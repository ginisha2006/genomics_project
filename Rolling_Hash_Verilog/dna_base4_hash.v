==> flow/design.v <==
`timescale 1ns / 1ps
module dna_base4_hash (
    input clk,
    input rst,
    input [7:0] char_in,
    output reg [31:0] hash_out,
    output reg done
);
    parameter K = 4;
    parameter BASE = 4;
    reg [3:0] count;
    always @(posedge clk or posedge rst) begin
        if (rst) begin
            hash_out <= 0;
            count <= 0;
            done <= 0;
        end else begin
            if (count < K) begin
                case (char_in)
                    8'd65: hash_out <= hash_out * BASE + 2'd0;  
                    8'd84: hash_out <= hash_out * BASE + 2'd1;  
                    8'd67: hash_out <= hash_out * BASE + 2'd2;  
                    8'd71: hash_out <= hash_out * BASE + 2'd3;  
                    default: hash_out <= hash_out * BASE;
                endcase
                count <= count + 1;
                done <= 0;
            end else begin
                done <= 1;
            end
        end
    end
endmodule
======== From RTL to reports: dna_base4_hash ========
Tool output for the design above, in the order of the flow.
Line numbers count from 1 in the design file above.
Library cell names are shortened.
Not given: n/a
inputs
  top ..................................... dna_base4_hash
  clock port .............................. clk
  standard-cell library ................... sky130hd
  corner .................................. tt_025C_1v80

======== After elaboration ========
Source: Yosys, flattened and elaborated, memories not mapped. Widths are those after wreduce; folded enables and synchronous resets count as part of the registers. Registers that Yosys merges into a memory's read port (data or address) are not register bits. Print and check cells do not count. Equal cells are merged and count once.
storage and ports
  register bits after elaboration ......... 37
  elaborated cells ........................ 13
  input port bits ......................... 10
cells by class
  equal/unequal tests ..................... 3
  $add $sub $neg .......................... 4
  order comparisons ....................... 1
  muxes and demuxes ....................... 2
operator list
  kind                                                         number
  case mux 32 bit (select 3 bit)                               1
  adder 32 x 2 -> 32 bit (second input constant)               2
  adder 32 x 1 -> 32 bit (second input constant)               1
  equality test 8 x 7 -> 1 bit (second input constant)         3
  adder 4 x 1 -> 4 bit (second input constant)                 1
  less-than comparator 4 x 3 -> 1 bit (second input constant)  1
  two-way mux 1 bit                                            1

======== Depth ========
Longest topological path by Yosys (ltp), each cell counted once; first at word level (registers and memories cut), then after technology mapping (sequential cells cut; the memories' decode and read muxes count).
logic depth
  word-level depth ........................ 2
  ABC_AREA ................................ 0
  mapped depth ............................ 5

======== After synthesis ========
Source: synth_stat.txt of the flow (Yosys; design flattened, memories mapped). It holds for the ABC_AREA given above (unset counts as 0); a run with the other value may have another netlist.
cell types
  cell type  number  total area (µm²)
  dfrtp_1    37      925.888
  mux2_4     26      390.374
  mux2_2     5       56.304
  buf_6      3       33.782
  ha_1       1       12.512
  nor2_4     1       11.261
  nand3_1    2       10.01
  and3b_1    1       8.758
  nor4b_1    1       8.758
  o2bb2ai_1  1       8.758
  xnor2_1    1       8.758
  a21o_1     1       7.507
  inv_1      2       7.507
  nand2_1    2       7.507
  a21oi_1    1       5.005
  clkbuf_1   1       3.754
  inv_2      1       3.754
  nor2_1     1       3.754
mapped netlist
  cell area after synthesis ............... 1514.0 µm²
  buffer cells ............................ 4
  mapped flip-flops ....................... 37
  cells in the netlist .................... 88

======== Path before layout ========
Source: OpenSTA report_checks on the synthesized netlist (no wires, ideal clock, input and output delay 20% of the period each), path of least setup slack; recovery checks are left aside. Register names are those of the netlist, which keeps one name where synthesis merged equal registers.
path after synthesis
  path kind ............................... register to register
  from .................................... register count[2]
  to ...................................... register hash_out[10]
  data arrival time ....................... 1055 ps
  driving pins on the path ................ 5
  setup time .............................. 125 ps
  period .................................. 1510 ps
  delay of the path ....................... 1180 ps
  slack ................................... 330 ps
  launch time at the first pin ............ 0 ps
  buffers on the path ..................... 1
  synthesis period reached ................ 1180 ps
"delay of the path" is the arrival time less input delay plus setup time.
"driving pins on the path" counts driving pins, that of a launching flip-flop among them; a cell with two outputs on the path counts twice.
"synthesis period reached" = period - worst setup slack (recovery checks aside). The figure is calculated, with input and output delays left at 20% of the set period.
Between the ends stands the longest chain of elaborated cells between them, by number of cells; it is not shown to be the way that was timed. Of several equally long chains one is given.
A line is the first line of the expression or statement that the cell stems from. Yosys adds cells for indexed reads and writes and turns some case tables into memories.
At most two assigning lines are given for a register; there are more.
between the ends, after synthesis
  cells stage by stage .................... dfrtp_1 nor2_4 inv_2 buf_6 mux2_4
  length of the longest elaborated chain .. 1
ends and longest elaborated chain, after synthesis
  what                                 RTL line  text
  start, declared                      11        reg [3:0] count;
  start, assigned                      15        count <= 0;
  start, assigned                      26        count <= count + 1;
  less-than comparator 4 x 3 -> 1 bit  18        if (count < K) begin
  end, assigned                        20        8'd65: hash_out <= hash_out * BASE + 2'd0;
  end, assigned                        21        8'd84: hash_out <= hash_out * BASE + 2'd1;
  end, declared                        6         output reg [31:0] hash_out,

======== Worst path after layout ========
From the final timing report of run 1: the path of least setup slack in the routed layout; clock arrival at registers is part of the times.
The path's times are printed in steps of 10 ps; the period is the one set.
path after layout
  path kind ............................... register to output
  from .................................... register hash_out[20]
  to ...................................... output port hash_out[20]
  driving pins on the path ................ 2
  external output delay ................... 380 ps
  buffers on the path ..................... 1
  launch time at the first pin ............ 280 ps
  data arrival time ....................... 1250 ps
  period .................................. 1910 ps
  slack ................................... 280 ps
At most two assigning lines are given for a register; there are more.
between the ends, after layout
  cells stage by stage .................... dfrtp_1 clkdlybuf4s50_1
  length of the longest elaborated chain .. 0
ends and longest elaborated chain, after layout
  what             RTL line  text
  start, declared  6         output reg [31:0] hash_out,
  start, assigned  20        8'd65: hash_out <= hash_out * BASE + 2'd0;
  start, assigned  21        8'd84: hash_out <= hash_out * BASE + 2'd1;
  end, declared    6

Hand-over note for dna_base4_hash

Design dna_base4_hash on sky130hd. What follows are 2 stored runs of the flow, each under its own settings; their order means nothing. The constraints put input and output delay at 20% of the set period each and load the outputs with 0.01 pF.
By "achieved period" is meant the clock period of the run minus its worst setup slack. This is arithmetic on one report: input and output delays are still those of the set period (20% each).
"time of the worst setup path" means the part of the period allowed to the worst setup path (the constraints hold back 20% at inputs and 20% at outputs) less its slack; where the path has registers, the arrival times of their clocks count too.
"total design power": no workload was simulated; the value follows from the tool's default switching activity.
"time of the worst setup path" is given in steps of 10 ps.

======== run 1 ========
==> flow/run.sh <==
#!/bin/bash
# the make line also repeats the synthesis and layout settings of config.mk as NAME=value (left out here)
make -C /OpenROAD-flow-scripts/flow DESIGN_CONFIG=/design/flow/config.mk WORK_HOME=/design/flow/orfs CLKGATE_MAP_FILE= finish
==> flow/config.mk <==
export PLATFORM = sky130hd
export DESIGN_NAME = dna_base4_hash
export DESIGN_NICKNAME = dna_base4_hash
export VERILOG_FILES = /design/flow/design.v
export SDC_FILE = /design/flow/constraint.sdc
export NUM_CORES = 4
export LEC_CHECK = 0
export CAP_MARGIN = 20
export CELL_PAD_IN_SITES_GLOBAL_PLACEMENT = 2
export CORE_MARGIN = 2
export CORE_UTILIZATION = 37
export CTS_CLUSTER_DIAMETER = 345
export GPL_TIMING_DRIVEN = 0
export MAX_ROUTING_LAYER = met4
export PLACE_DENSITY = 0.94
export SLEW_MARGIN = 20
==> flow/constraint.sdc <==
create_clock -name core_clock -period 1.91 [get_ports {clk}]
set_input_delay 0.3820 -clock core_clock [delete_from_list [all_inputs] [get_ports {clk}]]
set_output_delay 0.3820 -clock core_clock [all_outputs]
set_load 0.01 [all_outputs]

-------- measured, run 1 --------
  die area ................................ 4619.2 µm²
  standard-cell area of the final layout .. 2079.5 µm²
  total design power ...................... 1331 uW
  total negative slack .................... 0 ps
  post-layout utilization ................. 0.524
  setup slack of the worst path ........... 280 ps
  time of the worst setup path ............ 1250 ps
  worst path kind ......................... register to output
  synthesized cell area ................... 1514.0 µm²
  achieved period ......................... 1630 ps
  worst-case hold slack ................... 488 ps

======== run 2 ========
==> flow/run.sh <==
#!/bin/bash
# the make line also repeats the synthesis and layout settings of config.mk as NAME=value (left out here)
make -C /OpenROAD-flow-scripts/flow DESIGN_CONFIG=/design/flow/config.mk WORK_HOME=/design/flow/orfs CLKGATE_MAP_FILE= finish
==> flow/config.mk <==
export PLATFORM = sky130hd
export DESIGN_NAME = dna_base4_hash
export DESIGN_NICKNAME = dna_base4_hash
export VERILOG_FILES = /design/flow/design.v
export SDC_FILE = /design/flow/constraint.sdc
export NUM_CORES = 4
export LEC_CHECK = 0
export CAP_MARGIN = 20
export CORE_ASPECT_RATIO = 1.8
export CORE_MARGIN = 2
export CORE_UTILIZATION = 21
export GPL_ROUTABILITY_DRIVEN = 0
export MIN_ROUTING_LAYER = met1
export PLACE_DENSITY = 0.85
export SETUP_SLACK_MARGIN = 0.57
export SLEW_MARGIN = 20
export TNS_END_PERCENT = 55
==> flow/constraint.sdc <==
create_clock -name core_clock -period 1.99 [get_ports {clk}]
set_input_delay 0.3980 -clock core_clock [delete_from_list [all_inputs] [get_ports {clk}]]
set_output_delay 0.3980 -clock core_clock [all_outputs]
set_load 0.01 [all_outputs]

-------- measured, run 2 --------
  total design power ...................... 1594 uW
  time of the worst setup path ............ 980 ps
  worst path kind ......................... register to output
  setup slack of the worst path ........... 607 ps
  post-layout utilization ................. 0.316
  synthesized cell area ................... 1514.0 µm²
  total negative slack .................... 0 ps
  worst-case hold slack ................... 462 ps
  achieved period ......................... 1383 ps
  die area ................................ 7933.9 µm²
  standard-cell area of the final layout .. 2204.6 µm²

End of note.
